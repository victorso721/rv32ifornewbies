==> flow/design.v <==
module u_idu_instBuffer (
	input						clk,
	input						rst_n,
	input						sync_start_pulse,
	input						ifu_idu_fetch_vld,
	output						idu_ifu_instBuffer_full,
	input						dispatch_vld_0,
	input						dispatch_vld_1,
	input						dispatcher_detect_exceptions_wfi,
	input						bru_flush,
	output						instBuffer_inst_vld_0,
	output						instBuffer_inst_vld_1,
	input	[32-1:0]	inst_in_0,
	input	[32-1:0]	inst_in_1,
	input	[32-1:0]		pc_in_0,
	input	[32-1:0]		pc_in_1,
	input						unalign_pc_in_0,
	input						unalign_pc_in_1,
	output	[32-1:0]	inst_out_0,
	output	[32-1:0]	inst_out_1,
	output	[32-1:0]		pc_out_0,
	output	[32-1:0]		pc_out_1,
	output						unalign_pc_out_0,
	output						unalign_pc_out_1
);
reg [32-1:0] instBuffer_inst_reg [8-1:0];
reg [32-1:0] instBuffer_pc_reg [8-1:0];
reg instBuffer_unalign_pc_reg [8-1:0];
wire instBuffer_wen;
wire [32-1:0] instBuffer_read_inst_0;
wire [32-1:0] instBuffer_read_inst_1;
wire [32-1:0] instBuffer_read_pc_0;
wire [32-1:0] instBuffer_read_pc_1;
wire instBuffer_read_unalign_pc_0;
wire instBuffer_read_unalign_pc_1;
reg [3:0] rd_ptr;
reg [3:0] wr_ptr;
wire [3:0] rd_ptr_nxt;
wire [3:0] wr_ptr_nxt;
wire [3:0] rd_ptr_plus_one;
wire [3:0] wr_ptr_plus_one;
wire buffer_clear;
wire buffer_full;
wire buffer_empty;
wire buffer_contain_one_entry;
assign buffer_clear = bru_flush | dispatcher_detect_exceptions_wfi | sync_start_pulse;
assign buffer_full = (rd_ptr[3] != wr_ptr_plus_one[3]) && (rd_ptr[3-1:0] <= wr_ptr_plus_one[3-1:0]);
assign buffer_empty = (rd_ptr == wr_ptr);
assign buffer_contain_one_entry = (rd_ptr_plus_one == wr_ptr);
assign rd_ptr_plus_one = rd_ptr + 'd1;
assign wr_ptr_plus_one = wr_ptr + 'd1;
assign rd_ptr_nxt = (buffer_clear)? 'b0 : (rd_ptr + dispatch_vld_0 + dispatch_vld_1);
assign wr_ptr_nxt = (buffer_clear)? 'b0 : (wr_ptr + {ifu_idu_fetch_vld,1'b0});
always @ (posedge clk or negedge rst_n) begin
	if(!rst_n) begin
		rd_ptr <= 'b0;
		wr_ptr <= 'b0;
	end
	else begin
		rd_ptr <= rd_ptr_nxt;
		wr_ptr <= wr_ptr_nxt;
	end
end
assign instBuffer_wen = ifu_idu_fetch_vld;
always @ (posedge clk or negedge rst_n) begin
	if(!rst_n) begin
		for(int i=0; i<8; i++) begin
			instBuffer_inst_reg[i] <= 'b0;
			instBuffer_pc_reg[i] <= 'b0;
			instBuffer_unalign_pc_reg[i] <= 'b0;
		end
	end
	else if(instBuffer_wen) begin
		instBuffer_inst_reg[wr_ptr[3-1:0]] <= inst_in_0;
		instBuffer_inst_reg[wr_ptr_plus_one[3-1:0]] <= inst_in_1;
		instBuffer_pc_reg[wr_ptr[3-1:0]] <= pc_in_0;
		instBuffer_pc_reg[wr_ptr_plus_one[3-1:0]] <= pc_in_1;
		instBuffer_unalign_pc_reg[wr_ptr[3-1:0]] <= unalign_pc_in_0;
		instBuffer_unalign_pc_reg[wr_ptr_plus_one[3-1:0]] <= unalign_pc_in_1;
	end
end
assign instBuffer_read_inst_0 = instBuffer_inst_reg[rd_ptr[3-1:0]];
assign instBuffer_read_inst_1 = instBuffer_inst_reg[rd_ptr_plus_one[3-1:0]];
assign instBuffer_read_pc_0 = instBuffer_pc_reg[rd_ptr[3-1:0]];
assign instBuffer_read_pc_1 = instBuffer_pc_reg[rd_ptr_plus_one[3-1:0]];
assign instBuffer_read_unalign_pc_0 = instBuffer_unalign_pc_reg[rd_ptr[3-1:0]];
assign instBuffer_read_unalign_pc_1 = instBuffer_unalign_pc_reg[rd_ptr_plus_one[3-1:0]];
assign inst_out_0 		= instBuffer_read_inst_0;
assign inst_out_1 		= instBuffer_read_inst_1;
assign pc_out_0 		= instBuffer_read_pc_0;
assign pc_out_1 		= instBuffer_read_pc_1;
assign unalign_pc_out_0	= instBuffer_read_unalign_pc_0;
assign unalign_pc_out_1	= instBuffer_read_unalign_pc_1;
assign instBuffer_inst_vld_0 = !buffer_empty;
assign instBuffer_inst_vld_1 = !(buffer_contain_one_entry | buffer_empty);
assign idu_ifu_instBuffer_full = buffer_full;
endmodule
; ---- Tool chain data of u_idu_instBuffer
; What the tools print for u_idu_instBuffer, step after step.
; Lines are those of the file above, counted from 1.
; Operators: Yosys type, input widths -> output width; for muxes data width and select width s.
; Library cell names are shortened.
; A cell with n/a has no value.
[setup]
top = u_idu_instBuffer
clk_port = clk
lib = sky130hd
pvt_corner = tt_025C_1v80

; ---- Elaborated design
; Yosys after proc, flatten, opt, wreduce and memory -nomap, before mapping. Print and check cells are not counted. Equal cells are merged and count once.
[word_totals]
n_memories = 0
output_inout_bits = 133
ramBits = 0
inputBits = 138
romBits = 0
clocked_rd_ports_x_width = 0
wordCells = 145
reg_bits = 528
latch_bits = 0
[op_classes]
mux = 56
logic = 3
compare = 1
shifts = 0
reduce_and_logical = 23
n_addsub = 5
n_mul = 0
n_eq = 31
n_div = 0
[op_table]
columns = operator, count
row1 = $mux 32, 32
row2 = $pmux 32 s8, 4
row3 = $eq 3x3->1 const B, 16
row4 = $eq 3x2->1 const B, 8
row5 = $reduce_and 2->1, 8
row6 = $reduce_bool 2->1, 8
row7 = $mux 1, 16
row8 = $pmux 1 s8, 2
row9 = $eq 3x1->1 const B, 4
row10 = $logic_not 3->1, 4
row11 = $add 4x1->4, 2
row12 = $add 4x1->4 const B, 2
row13 = $eq 4x4->1, 2
row14 = $mux 4, 2
row15 = $add 4x2->4, 1
row16 = $or 1x1->1, 3
row17 = $le 3x3->1, 1
row18 = $logic_not 1->1, 2
row19 = $ne 1x1->1, 1
row20 = $logic_and 1x1->1, 1

; ---- Logic depth
; Longest topological path by Yosys (ltp), each cell counted once; first at word level (registers and memories cut), then after technology mapping (sequential cells cut; the memories' decode and read muxes count).
[logic_depth]
ltp_word = 4
ABC_AREA = 0
depth_mapped = 10
ltp_nobuf = 6

; ---- Synthesis result
; Source: synth_stat.txt of the flow (Yosys; design flattened, memories mapped). It holds for the ABC_AREA given above (unset counts as 0); a run with the other value may have another netlist.
[mapped]
mapped_area_um2 = 26640.6
seqArea_um2 = 13187.6
n_buf = 209
ff_cells = 527
stdcells = 2153
[types]
columns = cell, count, area_total_um2
row1 = dfrtp_1, 527, 1.32E+04
row2 = mux2_2, 607, 6.84E+03
row3 = a22oi_1, 190, 1.43E+03
row4 = a222oi_1, 119, 1.19E+03
row5 = a221o_1, 89, 890.854
row6 = buf_2, 93, 465.446
row7 = nor2_1, 100, 375.36
row8 = nand2_1, 94, 352.838
row9 = a21oi_1, 64, 320.307
row10 = clkbuf_1, 76, 285.274
row11 = a22o_1, 27, 236.477
row12 = nand2b_1, 27, 168.912
row13 = nand3_1, 32, 160.154
row14 = ha_1, 10, 125.12
row15 = a32oi_1, 13, 113.859
row16 = buf_1, 29, 108.854
row17 = a31oi_1, 11, 68.816
row18 = buf_4, 9, 67.565
; Other cell types: 17; their cells: 36.

; ---- Timing after synthesis
; Source: OpenSTA report_checks on the synthesized netlist (no wires, ideal clock, input and output delay 20% of the period each), path of least setup slack; recovery checks are left aside. Register names are those of the netlist, which keeps one name where synthesis merged equal registers.
[synth_timing]
path_kind = reg-to-output
from = register rd_ptr[1]
to = output inst_out_1[0]
setup_slack_ns = -0.109
delay_ns = 1.949
tclk_ns = 2.3
t_arrival_ns = 1.949
t_first_pin_ns = 0.000
path_stages = 10
path_buffers = 5
t_required_ns = 1.840
synth_period_reached_ns = 2.409
; "delay_ns" is the arrival time less input delay plus setup time.
; At an output port there is no setup time.
; "path_stages" counts driving pins, that of a launching flip-flop among them; a cell with two outputs on the path counts twice.
; "synth_period_reached_ns" is the clock period less the worst setup slack; recovery checks do not enter. This is arithmetic on one report: input and output delays are still those of the set period (20% each).
; The rows between start and end are the longest chain of elaborated cells between them; the timing report does not say that the signal goes this way. Where chains are equally long, one stands for them.
; A line is the first line of the expression or statement that the cell stems from. Yosys adds cells for indexed reads and writes and turns some case tables into memories.
[synth_via]
path_cell_list = dfrtp_1 inv_1 ha_1 clkbuf_2 buf_4 buf_2 buf_4 clkbuf_1 a22oi_1 a31oi_1
elab_chain_cells = 3
[synth_rtl]
columns = item, line_no
row1 = from (decl), 36  ; reg [3:0] rd_ptr;
row2 = from (assign), 56  ; rd_ptr <= 'b0;
row3 = from (assign), 60  ; rd_ptr <= rd_ptr_nxt;
row4 = $add 4x1->4, 50  ; assign rd_ptr_plus_one = rd_ptr + 'd1;
row5 = $eq 3x3->1, 83  ; assign instBuffer_read_inst_1 = instBuffer_inst_reg[rd_ptr_plus_one[3-1:0]];
row6 = $pmux 32 s8, 83
row7 = to (decl), 20  ; output [32-1:0] inst_out_1,

; ---- Path in the finished layout
; From the final timing report of record 1: the path of least setup slack in the routed layout; clock arrival at registers is part of the times.
[layout_timing]
path_kind = reg-to-output
from = register rd_ptr[1]
to = output pc_out_0[0]
t_required_ns = 2.16
tclk_ns = 2.7
t_first_pin_ns = 0.62
path_buffers = 6
path_stages = 12
setup_slack_ns = -0.76
t_arrival_ns = 2.92
; The rows between start and end are the longest chain of elaborated cells between them; the timing report does not say that the signal goes this way. Where chains are equally long, one stands for them.
[layout_via]
path_cell_list = dfrtp_1 buf_6 inv_6 ha_4 buf_6 buf_12 buf_12 buf_8 a222oi_1 nor2_1 a221o_1 buf_2
elab_chain_cells = 2
[layout_rtl]
columns = item, line_no
row1 = from (decl), 36  ; reg [3:0] rd_ptr;
row2 = from (assign), 56  ; rd_ptr <= 'b0;
row3 = from (assign), 60  ; rd_ptr <= rd_ptr_nxt;
row4 = $eq 3x3->1, 84  ; assign instBuffer_read_pc_0 = instBuffer_pc_reg[rd_ptr[3-1:0]];
row5 = $pmux 32 s8, 84
row6 = to (decl), 21  ; output [32-1:0] pc_out_0,

; Record of 2 stored runs of the RTL-to-layout flow on u_idu_instBuffer, platform sky130hd. The runs are unordered. Constraints: input delay and output delay 20% of the set period each, output load 0.01 pF.
; "achieved_period_ns" is the run's clock period less its worst setup slack. It is reckoned from that one timing run; input and output delays stay at 20% of the period that was set.
; "critical_path_time_ns" is the time allowed to the run's worst setup path (the clock period less input and output delay, where it has them) less its slack. Clock arrival times count: a late capture clock shortens it, a late launch clock lengthens it.
; By "total_power_mw" is meant OpenSTA's value without simulated activity: inputs other than the clock are taken to toggle once in ten clock periods, and the tool carries that through the logic.

[record 1: settings]
period_ns = 2.7
SETUP_SLACK_MARGIN = 0.14
CAP_MARGIN = 20
CORE_MARGIN = 2
CORE_UTILIZATION = 40
SLEW_MARGIN = 20
[record 1: results]
finish.utilization_pct = 56.9
setupTns_ns = -80.775
yosys.chip_area_um2 = 26640.6
critical_path_time_ns = 2.92
path_kind = reg-to-output
ws_setup_ns = -0.760
achieved_period_ns = 3.460
layout_stdcell_area_um2 = 37469.7
total_power_mw = 22.476
final_die_area_um2 = 68680.7

[record 2: settings]
period_ns = 4.54
CORE_UTILIZATION = 71
SETUP_SLACK_MARGIN = 0.91
PLACE_DENSITY = 0.73
CORE_MARGIN = 6
CELL_PAD_IN_SITES_DETAIL_PLACEMENT = 1
TNS_END_PERCENT = 60
GPL_TIMING_DRIVEN = 1
GPL_ROUTABILITY_DRIVEN = 1
CTS_CLUSTER_SIZE = 35
CAP_MARGIN = 20
SLEW_MARGIN = 20
MIN_ROUTING_LAYER = met2
[record 2: results]
outcome = no final report: placement broke off with DPL-0033
