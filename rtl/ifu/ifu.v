==> flow/design.v <==
module u_ifu_2ff_synchronizer (
	input clk,
	input rst_n,
	input start_pulse,
	input [32-1:0] start_pc,
	input [2-1:0] core_configuration,
	output sync_start_pulse,
	output [32-1:0] sync_start_pc,
	output [2-1:0] sync_core_configuration
);
reg start_pulse_ff;
reg sync_start_pulse_reg;
reg [32-1:0] start_pc_ff;
reg [32-1:0] sync_start_pc_reg;
reg [2-1:0] core_configuration_ff;
reg [2-1:0] sync_core_configuration_reg;
assign sync_start_pulse			= sync_start_pulse_reg;
assign sync_start_pc			= sync_start_pc_reg;
assign sync_core_configuration	= sync_core_configuration_reg;
always @(posedge clk) begin
	if(~rst_n) begin
		start_pulse_ff <= 0;
		start_pc_ff <= 'b0;
		core_configuration_ff <= 'b0;
		sync_start_pulse_reg <= 0;
		sync_start_pc_reg <= 'b0;
		sync_core_configuration_reg <= 'b0;
	end
	else begin
		start_pulse_ff <= start_pulse & ~start_pulse_ff;	 
		start_pc_ff <= start_pc;
		core_configuration_ff <= core_configuration;
		sync_start_pulse_reg <= start_pulse_ff;
		sync_start_pc_reg <= start_pc_ff;
		sync_core_configuration_reg <= core_configuration_ff;
	end
end
endmodule
module u_ifu (
	input							clk,
	input							rst_n,
	input							start_pulse,
	input	[32-1:0]			start_pc,
	input	[2-1:0]	core_configuration,	
	input	[1:0]					core_status,
	input							idu_ifu_instBuffer_full,
	input							idu_ifu_detect_exceptions_wfi,
	input							iex_ifu_report_exceptions_wfi,
	input							iex_ifu_bru_flush,
	input	[32-1:0]			iex_ifu_bru_redir_pc,
	output							ifu_csr_start_pulse,
	output	[2-1:0]	ifu_csr_core_configuration,
	output 							ifu_idu_pipe_vld,
	output	[32-1:0] 		ifu_idu_pc_1,
	output	[32-1:0] 		ifu_idu_pc_2,
	output	[32-1:0] 		ifu_idu_inst_1,
	output	[32-1:0] 		ifu_idu_inst_2,
	output 							ifu_idu_pc_unalign_1,
	output 							ifu_idu_pc_unalign_2
);
wire							sync_start_pulse;
wire 	[32-1:0]			sync_start_pc;
wire	[2-1:0]	sync_core_configuration;
wire							bru_flush;
wire							pipe_vld;
wire							core_running;
wire	[32-1:0]			arb_res_pc_q;
reg 	[32-1:0]			arb_res_pc;
wire							is_pc_unalign;
wire	[32-1:0]		imem_ifu_inst_1;
wire	[32-1:0]		imem_ifu_inst_2;
assign bru_flush = iex_ifu_bru_flush;
u_ifu_2ff_synchronizer synchronizer(
	.clk						(clk),
	.rst_n						(rst_n),
	.start_pulse				(start_pulse),
	.start_pc					(start_pc),
	.core_configuration			(core_configuration),
	.sync_start_pulse			(sync_start_pulse),
	.sync_start_pc				(sync_start_pc),
	.sync_core_configuration	(sync_core_configuration)
);
assign ifu_csr_start_pulse = sync_start_pulse;
assign ifu_csr_core_configuration = sync_core_configuration;
assign core_running = core_status[0];
u_ifu_pc_generator pc_generator(
	.start_pulse	(sync_start_pulse),
	.bru_flush		(bru_flush),
	.start_pc		(sync_start_pc),
	.bru_redir_pc	(iex_ifu_bru_redir_pc),
	.arb_res_pc		(arb_res_pc),
	.is_pc_unalign	(is_pc_unalign),
	.arb_res_pc_q	(arb_res_pc_q)
);
always @(posedge clk) begin
	if(sync_start_pulse || bru_flush || (core_running & ~(idu_ifu_instBuffer_full | idu_ifu_detect_exceptions_wfi | iex_ifu_report_exceptions_wfi))) begin
		arb_res_pc <= arb_res_pc_q;
	end
end
u_IMem_256X32_2R1W imem(
	.clk		(clk),
	.addr		(arb_res_pc_q[(8-1+(5-3)):(5-3)]),
	.cen		(core_running | sync_start_pulse),
	.wen		(1'b0),
	.wr_data	(32'b0),
	.rd_data_1	(imem_ifu_inst_1),
	.rd_data_2	(imem_ifu_inst_2)
);
assign pipe_vld = ~(bru_flush | idu_ifu_instBuffer_full | idu_ifu_detect_exceptions_wfi | iex_ifu_report_exceptions_wfi) & core_running;
assign ifu_idu_pipe_vld 	= pipe_vld;
assign ifu_idu_pc_1 		= arb_res_pc;
assign ifu_idu_pc_2 		= arb_res_pc + 'd4;
assign ifu_idu_pc_unalign_1	= is_pc_unalign;
assign ifu_idu_pc_unalign_2	= 'b0;				 
assign ifu_idu_inst_1		= imem_ifu_inst_1;
assign ifu_idu_inst_2		= imem_ifu_inst_2;
endmodule
module u_ifu_pc_generator (
	input						start_pulse,
	input 						bru_flush,
	input [32-1:0]		start_pc,
	input [32-1:0]		bru_redir_pc,
	input [32-1:0]		arb_res_pc,
	output						is_pc_unalign,
	output [32-1:0]		arb_res_pc_q
);
reg  [32-1:0]	arb_res_pc_q_comb;
wire [1:0] pc_select;
assign pc_select = {start_pulse, ~start_pulse & bru_flush};  
assign arb_res_pc_q = arb_res_pc_q_comb;
always @(*) begin
	case(pc_select)
		2'b00: arb_res_pc_q_comb <= arb_res_pc + 'd8;	 
		2'b01: arb_res_pc_q_comb <= bru_redir_pc;
		2'b10: arb_res_pc_q_comb <= start_pc;
		default: arb_res_pc_q_comb <= arb_res_pc + 'd8;  
	endcase
end
assign is_pc_unalign = |arb_res_pc[1:0];	 
endmodule
module u_IMem_256X32_2R1W(
	input clk,
	input [8-1:0] addr,
	input cen,
	input wen,
	input [32-1:0] wr_data,
	output [32-1:0] rd_data_1,
	output [32-1:0] rd_data_2
);
reg [32-1:0] mem [256-1:0];
reg [32-1:0] rd_data_reg_1;
reg [32-1:0] rd_data_reg_2;
always @(posedge clk) begin
	if(wen & cen) begin
		mem[addr] <= wr_data;
	end
end
assign rd_data_1 = rd_data_reg_1;
assign rd_data_2 = rd_data_reg_2;
always @(posedge clk) begin
	if(!wen & cen) begin
 		rd_data_reg_1 <= mem[addr];
		rd_data_reg_2 <= mem[addr + 1];
	end
end
endmodule
From RTL to reports: u_ifu
What the tools print for u_ifu, step after step.
Line numbers count from 1 in the design file above.
Operators: Yosys type, input widths -> output width; for muxes data width and select width s.
Library cell names are shortened.
{"block": "design", "top": "u_ifu", "clock_port": "clk", "library": "sky130hd", "lib_corner": "tt_025C_1v80"}

After elaboration
Yosys after proc, flatten, opt, wreduce and memory -nomap, before mapping. Enables and synchronous resets that opt folds into registers are not counted as muxes. Memory bits, and registers merged into a memory's read port (data or address), are not among the register bits. Print and check cells are not counted.
{"block": "word_totals", "out_inout_bits": 134, "input_bits": 75, "word_cells": 31, "ff_bits": 166}
{"block": "op_classes", "muxes": 1, "addsub": 2, "logic": 14, "equal": 2, "reduce_and_logical": 3}
{"block": "ops", "cell": "$pmux 32 s2", "count": 1}
{"block": "ops", "cell": "$add 32x3->32 const B", "count": 1}
{"block": "ops", "cell": "$add 32x4->32 const B", "count": 1}
{"block": "ops", "cell": "$or 1x1->1", "count": 6}
{"block": "ops", "cell": "$and 1x1->1", "count": 4}
{"block": "ops", "cell": "$not 1->1", "count": 4}
{"block": "ops", "cell": "$logic_or 1x1->1", "count": 2}
{"block": "ops", "cell": "$eq 2x1->1 const B", "count": 1}
{"block": "ops", "cell": "$eq 2x2->1 const B", "count": 1}
{"block": "ops", "cell": "$reduce_or 2->1", "count": 1}

Logic depth
Depth = most cells in a row (Yosys ltp): at word level without a register or memory, in the mapped netlist without a sequential cell, where the memories' decode and read muxes count.
{"block": "depth", "word_depth": 5, "ABC_AREA": 0, "ltp_mapped": 7, "ltp_nobuf": 6}

Netlist
Source: synth_stat.txt of the flow (Yosys; design flattened, memories mapped). It holds for the ABC_AREA given above (unset counts as 0); a run with the other value may have another netlist.
{"block": "mapped", "seq_area_um2": 2362.3, "synth_area_um2": 5053.6, "buffers": 97, "mapped_cells": 526, "ff_cells": 102}
{"block": "types", "cell": "dfxtp_1", "count": 70, "area_total_um2": 1.4E+03}
{"block": "types", "cell": "edfxtp_1", "count": 32, "area_total_um2": 960.922}
{"block": "types", "cell": "buf_4", "count": 67, "area_total_um2": 502.982}
{"block": "types", "cell": "and2_1", "count": 73, "area_total_um2": 456.688}
{"block": "types", "cell": "xor2_1", "count": 31, "area_total_um2": 271.51}
{"block": "types", "cell": "nand2_1", "count": 58, "area_total_um2": 217.709}
{"block": "types", "cell": "xnor2_1", "count": 21, "area_total_um2": 183.926}
{"block": "types", "cell": "clkbuf_1", "count": 26, "area_total_um2": 97.594}
{"block": "types", "cell": "o21ai_0", "count": 18, "area_total_um2": 90.086}
{"block": "types", "cell": "nand4_1", "count": 13, "area_total_um2": 81.328}
{"block": "types", "cell": "nor2_1", "count": 21, "area_total_um2": 78.826}
{"block": "types", "cell": "mux2i_1", "count": 7, "area_total_um2": 70.067}
{"block": "types", "cell": "nand3_1", "count": 14, "area_total_um2": 70.067}
{"block": "types", "cell": "o221ai_1", "count": 8, "area_total_um2": 70.067}
{"block": "types", "cell": "a21oi_1", "count": 9, "area_total_um2": 45.043}
{"block": "types", "cell": "nor3_4", "count": 2, "area_total_um2": 32.531}
{"block": "types", "cell": "a221oi_1", "count": 3, "area_total_um2": 26.275}
{"block": "types", "cell": "and4_1", "count": 3, "area_total_um2": 26.275}
Other cell types: 22; their cells: 50.

Timing after synthesis
Path of least setup slack by OpenSTA after synthesis, without wires, with an ideal clock, recovery checks aside; 20% of the period is set as input and as output delay. Where synthesis merged equal registers, the netlist keeps one of their names.
{"block": "synth_timing", "path_kind": "register -> output", "startpoint": "register arb_res_pc[4]", "endpoint": "output port ifu_idu_pc_2[31]", "n_path_buf": 0, "slack_ps": 839, "output_delay_ps": 708, "path_delay_ps": 1993, "launch_ps": 0, "clock_period_ps": 3540, "required_time_ps": 2832, "path_stages": 7, "t_arrival_ps": 1993, "period_less_setup_slack_ps": 2701}
"path_delay_ps" is the arrival time less input delay plus setup time.
At an output port there is no setup time.
"path_stages" counts driving pins, that of a launching flip-flop among them; a cell with two outputs on the path counts twice.
"period_less_setup_slack_ps" is the clock period less the worst setup slack; recovery checks do not enter. This is arithmetic on one report: input and output delays are still those of the set period (20% each).
The rows between start and end are the longest chain of elaborated cells between them; the timing report does not say that the signal goes this way. Where chains are equally long, one stands for them.
Each line given opens the expression or statement behind the cell; cells for indexed reads and writes are added by Yosys, which also makes memories of some case tables.
{"block": "synth_between", "cell_sequence": "edfxtp_1 -> ha_1 -> nand3_2 -> nor3_4 -> nand4_2 -> or3_1 -> xnor2_1", "elab_chain_len": 1, "cells_between": 1, "cone_lines": 1, "cone_classes": "add/sub: 1"}
{"block": "synth_rtl", "element": "from (decl)", "line_no": 68, "rtl": "reg [32-1:0] arb_res_pc;"}
{"block": "synth_rtl", "element": "from (assign)", "line_no": 97, "rtl": "arb_res_pc <= arb_res_pc_q;"}
{"block": "synth_rtl", "element": "$add 32x3->32", "line_no": 112, "rtl": "assign ifu_idu_pc_2 = arb_res_pc + 'd4;"}
{"block": "synth_rtl", "element": "to (decl)", "line_no": 55, "rtl": "output [32-1:0] ifu_idu_pc_2,"}

Worst path after layout
Path of least setup slack in the final report of run B (OpenROAD, finished layout, wires in). Where an end is a register, its clock arrival counts in the times.
The path's times are printed in steps of 10 ps; the period is the one set.
{"block": "layout_timing", "path_kind": "register -> output", "startpoint": "register arb_res_pc[3]", "endpoint": "output port ifu_idu_pc_2[29]", "t_arrival_ps": 2270, "path_stages": 12, "output_delay_ps": 530, "slack_ps": -150, "required_time_ps": 2120, "clock_period_ps": 2650, "launch_ps": 340, "n_path_buf": 6}
The rows between start and end are the longest chain of elaborated cells between them; the timing report does not say that the signal goes this way. Where chains are equally long, one stands for them.
{"block": "layout_between", "cell_sequence": "edfxtp_1 -> buf_6 -> ha_4 -> buf_6 -> nand2_4 -> nor4_4 -> buf_4 -> buf_6 -> buf_6 -> nand3_2 -> xnor2_1 -> buf_2", "elab_chain_len": 1, "cells_between": 1, "cone_lines": 1, "cone_classes": "add/sub: 1"}
{"block": "layout_rtl", "element": "from (decl)", "line_no": 68, "rtl": "reg [32-1:0] arb_res_pc;"}
{"block": "layout_rtl", "element": "from (assign)", "line_no": 97, "rtl": "arb_res_pc <= arb_res_pc_q;"}
{"block": "layout_rtl", "element": "$add 32x3->32", "line_no": 112, "rtl": "assign ifu_idu_pc_2 = arb_res_pc + 'd4;"}
{"block": "layout_rtl", "element": "to (decl)", "line_no": 55, "rtl": "output [32-1:0] ifu_idu_pc_2,"}

Stored flow runs of u_ifu (2 of them; Yosys, OpenROAD, sky130hd). They differ in their settings and are not a sequence. Constraints: input delay and output delay 20% of the set period each, output load 0.01 pF.
"timing.achieved_period_ps" means the clock period less the worst setup slack. The figure is calculated, with input and output delays left at 20% of the set period.
By "worst_path_ps" is meant the share of the clock period that the worst setup path is allowed (20% is reserved at inputs, 20% at outputs), minus its slack. Clock arrival times at its registers enter into it.
"power.total_uw" rests on the timing tool's default activity at the inputs, not on a simulated workload.
"worst_path_ps" is known to 10 ps.

Run A
==> flow/run.sh <==
#!/bin/bash
# the make line also repeats the synthesis and layout settings of config.mk as NAME=value (left out here)
make -C /OpenROAD-flow-scripts/flow DESIGN_CONFIG=/design/flow/config.mk WORK_HOME=/design/flow/orfs CLKGATE_MAP_FILE= finish
==> flow/config.mk <==
export PLATFORM = sky130hd
export DESIGN_NAME = u_ifu
export DESIGN_NICKNAME = u_ifu
export VERILOG_FILES = /design/flow/design.v
export SDC_FILE = /design/flow/constraint.sdc
export NUM_CORES = 4
export LEC_CHECK = 0
export CAP_MARGIN = 15
export CELL_PAD_IN_SITES_DETAIL_PLACEMENT = 2
export CELL_PAD_IN_SITES_GLOBAL_PLACEMENT = 0
export CORE_MARGIN = 2
export CORE_UTILIZATION = 66
export MAX_ROUTING_LAYER = met4
export MIN_ROUTING_LAYER = met1
export PLACE_DENSITY = 0.39
export SLEW_MARGIN = 20
==> flow/constraint.sdc <==
create_clock -name core_clock -period 2.11 [get_ports {clk}]
set_input_delay 0.4220 -clock core_clock [delete_from_list [all_inputs] [get_ports {clk}]]
set_output_delay 0.4220 -clock core_clock [all_outputs]
set_load 0.01 [all_outputs]

==> results of run A, as JSON <==
{
  "outcome": "no results, placement failed with a tool error"
}

Run B
==> flow/run.sh <==
#!/bin/bash
# the make line also repeats the synthesis and layout settings of config.mk as NAME=value (left out here)
make -C /OpenROAD-flow-scripts/flow DESIGN_CONFIG=/design/flow/config.mk WORK_HOME=/design/flow/orfs CLKGATE_MAP_FILE= finish
==> flow/config.mk <==
export PLATFORM = sky130hd
export DESIGN_NAME = u_ifu
export DESIGN_NICKNAME = u_ifu
export VERILOG_FILES = /design/flow/design.v
export SDC_FILE = /design/flow/constraint.sdc
export NUM_CORES = 4
export LEC_CHECK = 0
export CAP_MARGIN = 30
export CELL_PAD_IN_SITES_DETAIL_PLACEMENT = 2
export CORE_MARGIN = 8
export CORE_UTILIZATION = 26
export CTS_CLUSTER_DIAMETER = 65
export CTS_CLUSTER_SIZE = 43
export GPL_ROUTABILITY_DRIVEN = 0
export HOLD_SLACK_MARGIN = -0.01
export MAX_ROUTING_LAYER = met5
export PLACE_DENSITY_LB_ADDON = 0.26
export SLEW_MARGIN = 15
==> flow/constraint.sdc <==
create_clock -name core_clock -period 2.65 [get_ports {clk}]
set_input_delay 0.5300 -clock core_clock [delete_from_list [all_inputs] [get_ports {clk}]]
set_output_delay 0.5300 -clock core_clock [all_outputs]
set_load 0.01 [all_outputs]

==> results of run B, as JSON <==
{
  "layout_utilization_pct": 38.1,
  "hold_ws_ps": 423,
  "timing.achieved_period_ps": 2798,
  "layout_stdcell_area_um2": 7350.8,
  "yosys.chip_area_um2": 5053.6,
  "power.total_uw": 4082,
  "die_area_um2": 24153.8,
  "final_setup_ws_ps": -148,
  "worst_path_ps": 2270,
  "path_kind": "register -> output"
}
